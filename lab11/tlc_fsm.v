==> flow/design.v <==
`timescale 1ns/1ps 
`default_nettype none
module tlc_fsm (
    output reg [2:0] state,   
    output reg RstCount,   
    output reg [1:0] highwaySignal,  
    output reg [1:0] farmSignal,   
    input wire [n-1:0] Count,  
    input wire Clk,   
    input wire Rst,    
    input wire farmSensor
);
    parameter n = 31; 
    parameter Srst = 3'b111,  
              s0   = 3'b000,  
              s1   = 3'b001,  
              s2   = 3'b010,  
              s3   = 3'b011,  
              s4   = 3'b100,  
              s5   = 3'b101;  
    parameter red = 2'b01,  
              yel = 2'b10,
              grn = 2'b11;
    reg [2:0] nextState;
    parameter sec1  = 50000000;
    parameter sec3  = sec1 * 3;
    parameter sec15 = sec1 * 15;
    parameter sec30 = sec1 * 30;
    always @(*) begin
        nextState = state;  
        RstCount = 1'b0;    
        case (state)
            Srst: begin
                highwaySignal = red;
                farmSignal = red;
                RstCount = 1'b1;  
                nextState = s0;
                end
            s0: begin
                highwaySignal = red;
                farmSignal = red;
                if (Count == sec1) begin 
                    nextState = s1;
                    RstCount = 1'b1;  
                end
            end
            s1: begin
                highwaySignal = grn;
                farmSignal = red;
                if (Count == sec30) begin
                    if (farmSensor == 1'b1) begin  
                        nextState = s2;
                        RstCount = 1'b1;  
                    end
                end
           end
            s2: begin
                highwaySignal = yel;
                farmSignal = red;
                if (Count == sec3) begin
                    nextState = s3;
                    RstCount = 1'b1;  
                end
           end
            s3: begin
                highwaySignal = red;
                farmSignal = red;
                if (Count == sec1) begin
                    nextState = s4;
                    RstCount = 1'b1;  
                end
           end
            s4: begin
                highwaySignal = red;
                farmSignal = grn;
                if ((Count >= sec3 && farmSensor == 1'b0) || Count == (sec15+sec3)) begin 
                    nextState = s5;
                    RstCount = 1'b1;  
                end
           end
            s5: begin
                highwaySignal = red;
                farmSignal = yel;
                if (Count == sec3) begin
                    nextState = s0;
                    RstCount = 1'b1;  
                end
           end
            default: begin
                highwaySignal = red;  
                farmSignal = red;
                nextState = s0;     
                RstCount = 1'b1;    
            end
        endcase
    end
    always @(posedge Clk) begin 
        if (Rst) begin
            state <= Srst;  
        end else begin
            state <= nextState;  
        end
    end
endmodule
* From RTL to reports: tlc_fsm
Tool output for the design above, in the order of the flow.
Line numbers count from 1 in the design file above.
Operators: Yosys type, input widths -> output width; for muxes data width and select width s.
The mark n/a stands for no value.
- Design top :: tlc_fsm
- Clock :: Clk
- Cell library :: sky130hd
- Library corner :: tt_025C_1v80

* After elaboration
Counts by Yosys on the flattened word-level netlist (proc, flatten, opt, wreduce; memories kept). Register bits leave out memories and registers merged into their read ports (data or address). Print and check cells are left out. Cells with the same type and inputs are merged into one.
- Magnitude comparators :: 1
- Equal/unequal tests :: 16
- Muxes and demuxes :: 16
- Bitwise gates (word level) :: 1
- Reduce/logical cells :: 6
** Operators by type and width (count)
- $eq 31x26->1 const B :: 1
- $ge 31x28->1 const B :: 1
- $eq 31x28->1 const B :: 1
- $eq 31x30->1 const B :: 1
- $eq 31x31->1 const B :: 1
- $mux 3 :: 7
- $pmux 3 s6 :: 1
- $ne 2x2->1 const B :: 7
- $pmux 2 s2 :: 2
- $reduce_and 7->1 :: 1
- $eq 3x2->1 const B :: 2
- $eq 3x3->1 const B :: 2
- $mux 1 :: 5
- $reduce_or 2->1 :: 2
- $pmux 1 s4 :: 1
- $eq 3x1->1 const B :: 1
- $logic_not 3->1 :: 1
- $logic_and 1x1->1 :: 1
- $logic_or 1x1->1 :: 1
- $not 1->1 :: 1
- Bits in registers :: 3
- Input port bits :: 34
- Output and inout port bits :: 8

* Longest topological paths
Yosys ltp: most cells in a row. Word level: on the elaborated netlist, between registers, memories and ports. Mapped: between sequential cells and ports; inverters and the memories' decode and read muxes count.
- Word-level depth :: 5
- ABC_AREA :: 1
- Depth in mapped cells :: 12
- Mapped depth without buffers :: 12

* Mapped cells and area
Source: synth_stat.txt of the flow (Yosys; design flattened, memories mapped). It holds for the ABC_AREA given above (unset counts as 0); a run with the other value may have another netlist.
- Mapped cells :: 175
- Cell area after synthesis :: 814.5 µm²
- Area of sequential cells :: 60.1 µm²
- Flip-flop cells :: 3
- Buffer cells :: 0
** Cells by type
- sky130_fd_sc_hd__nand2_1 :: count 64, area in all 240.23 µm²
- sky130_fd_sc_hd__nor2_1 :: count 32, area in all 120.115 µm²
- sky130_fd_sc_hd__nand3_1 :: count 19, area in all 95.091 µm²
- sky130_fd_sc_hd__inv_1 :: count 21, area in all 78.826 µm²
- sky130_fd_sc_hd__dfxtp_1 :: count 3, area in all 60.058 µm²
- sky130_fd_sc_hd__nand2_2 :: count 7, area in all 43.792 µm²
- sky130_fd_sc_hd__inv_2 :: count 8, area in all 30.029 µm²
- sky130_fd_sc_hd__nand4_1 :: count 4, area in all 25.024 µm²
- sky130_fd_sc_hd__nor2_2 :: count 4, area in all 25.024 µm²
- sky130_fd_sc_hd__nor2_4 :: count 2, area in all 22.522 µm²
- sky130_fd_sc_hd__nor3_1 :: count 4, area in all 20.019 µm²
- sky130_fd_sc_hd__nor3_4 :: count 1, area in all 16.266 µm²
- sky130_fd_sc_hd__nand3_2 :: count 1, area in all 10.01 µm²
- sky130_fd_sc_hd__o21ai_0 :: count 2, area in all 10.01 µm²
- sky130_fd_sc_hd__nor3b_1 :: count 1, area in all 7.507 µm²
- sky130_fd_sc_hd__a21oi_1 :: count 1, area in all 5.005 µm²
- sky130_fd_sc_hd__o21ai_1 :: count 1, area in all 5.005 µm²

* Path before layout
Path of least setup slack by OpenSTA after synthesis, without wires, with an ideal clock, recovery checks aside; 20% of the period is set as input and as output delay. Where synthesis merged equal registers, the netlist keeps one of their names.
- Kind :: input to output
- From :: in Count[9]
- To :: out RstCount
- Clock period :: 3460 ps
- Output delay :: 692 ps
- Launch time at the first pin :: 692 ps
- Arrival time :: 1534 ps
- Slack :: 1234 ps
- Path delay :: 842 ps
- Stages :: 11
- Synthesis period reached :: 2226 ps
"path delay" is the arrival time less input delay plus setup time.
At an output port there is no setup time.
"stages" counts driving pins, that of a launching flip-flop among them; a cell with two outputs on the path counts twice.
"synthesis period reached" is the clock period less the worst setup slack; recovery checks do not enter. This is arithmetic on one report: input and output delays are still those of the set period (20% each).
The rows between start and end are the longest chain of elaborated cells between them; the timing report does not say that the signal goes this way. Where chains are equally long, one stands for them.
A line is the first line of the expression or statement that the cell stems from. Yosys adds cells for indexed reads and writes and turns some case tables into memories.
- Cells stage by stage :: sky130_fd_sc_hd__inv_1 sky130_fd_sc_hd__nand2_1 sky130_fd_sc_hd__nor2_2 sky130_fd_sc_hd__nand2_2 sky130_fd_sc_hd__nor2_2 sky130_fd_sc_hd__nand3_1 sky130_fd_sc_hd__nand2_2 sky130_fd_sc_hd__nand2_2 sky130_fd_sc_hd__nor2_4 sky130_fd_sc_hd__nand2_2 sky130_fd_sc_hd__inv_1
- Cells in the longest elaborated chain :: 5
- Elaborated cells on any way between the ends :: 12
- Classes of those cells :: compare: 1; eq/ne: 4; mux: 5; reduce/logical: 2
** RTL lines, path after synthesis
- start: declaration :: line 8 : input wire [n-1:0] Count,
- $ge 31x28->1 :: line 76 : if ((Count >= sec3 && farmSensor == 1'b0) || Count == (sec15+sec3)) begin
- $logic_and 1x1->1 :: line 76
- $logic_or 1x1->1 :: line 76
- $mux 1 :: line 76
- $pmux 1 s4 :: line 32 : case (state)
- end: declaration :: line 5 : output reg RstCount,

Wiki page: tlc_fsm / flow data

Design tlc_fsm on sky130hd. What follows are 2 stored runs of the flow, each under its own settings; their order means nothing. The constraints put input and output delay at 20% of the set period each and load the outputs with 0.01 pF.

** Flow run A
- Settings :: period_ns=2.74; CORE_UTILIZATION=72; SETUP_SLACK_MARGIN=0.48; PLACE_DENSITY_LB_ADDON=0.26; CORE_MARGIN=8; TNS_END_PERCENT=55; ABC_AREA=1; GPL_TIMING_DRIVEN=1; GPL_ROUTABILITY_DRIVEN=0; CTS_CLUSTER_DIAMETER=178; CAP_MARGIN=10; SLEW_MARGIN=25
- Outcome :: did not finish, placement stopped with FLW-0024

** Flow run B
- Settings :: period_ns=4.91; CORE_UTILIZATION=68; PLACE_DENSITY=0.51; CORE_ASPECT_RATIO=0.98; CELL_PAD_IN_SITES_GLOBAL_PLACEMENT=0; CELL_PAD_IN_SITES_DETAIL_PLACEMENT=0; TNS_END_PERCENT=75; CTS_CLUSTER_SIZE=47; CTS_CLUSTER_DIAMETER=78; MIN_ROUTING_LAYER=met1; MAX_ROUTING_LAYER=met4; CAP_MARGIN=20; CORE_MARGIN=2; SLEW_MARGIN=20
- Outcome :: did not finish, placement stopped with GPL-0301
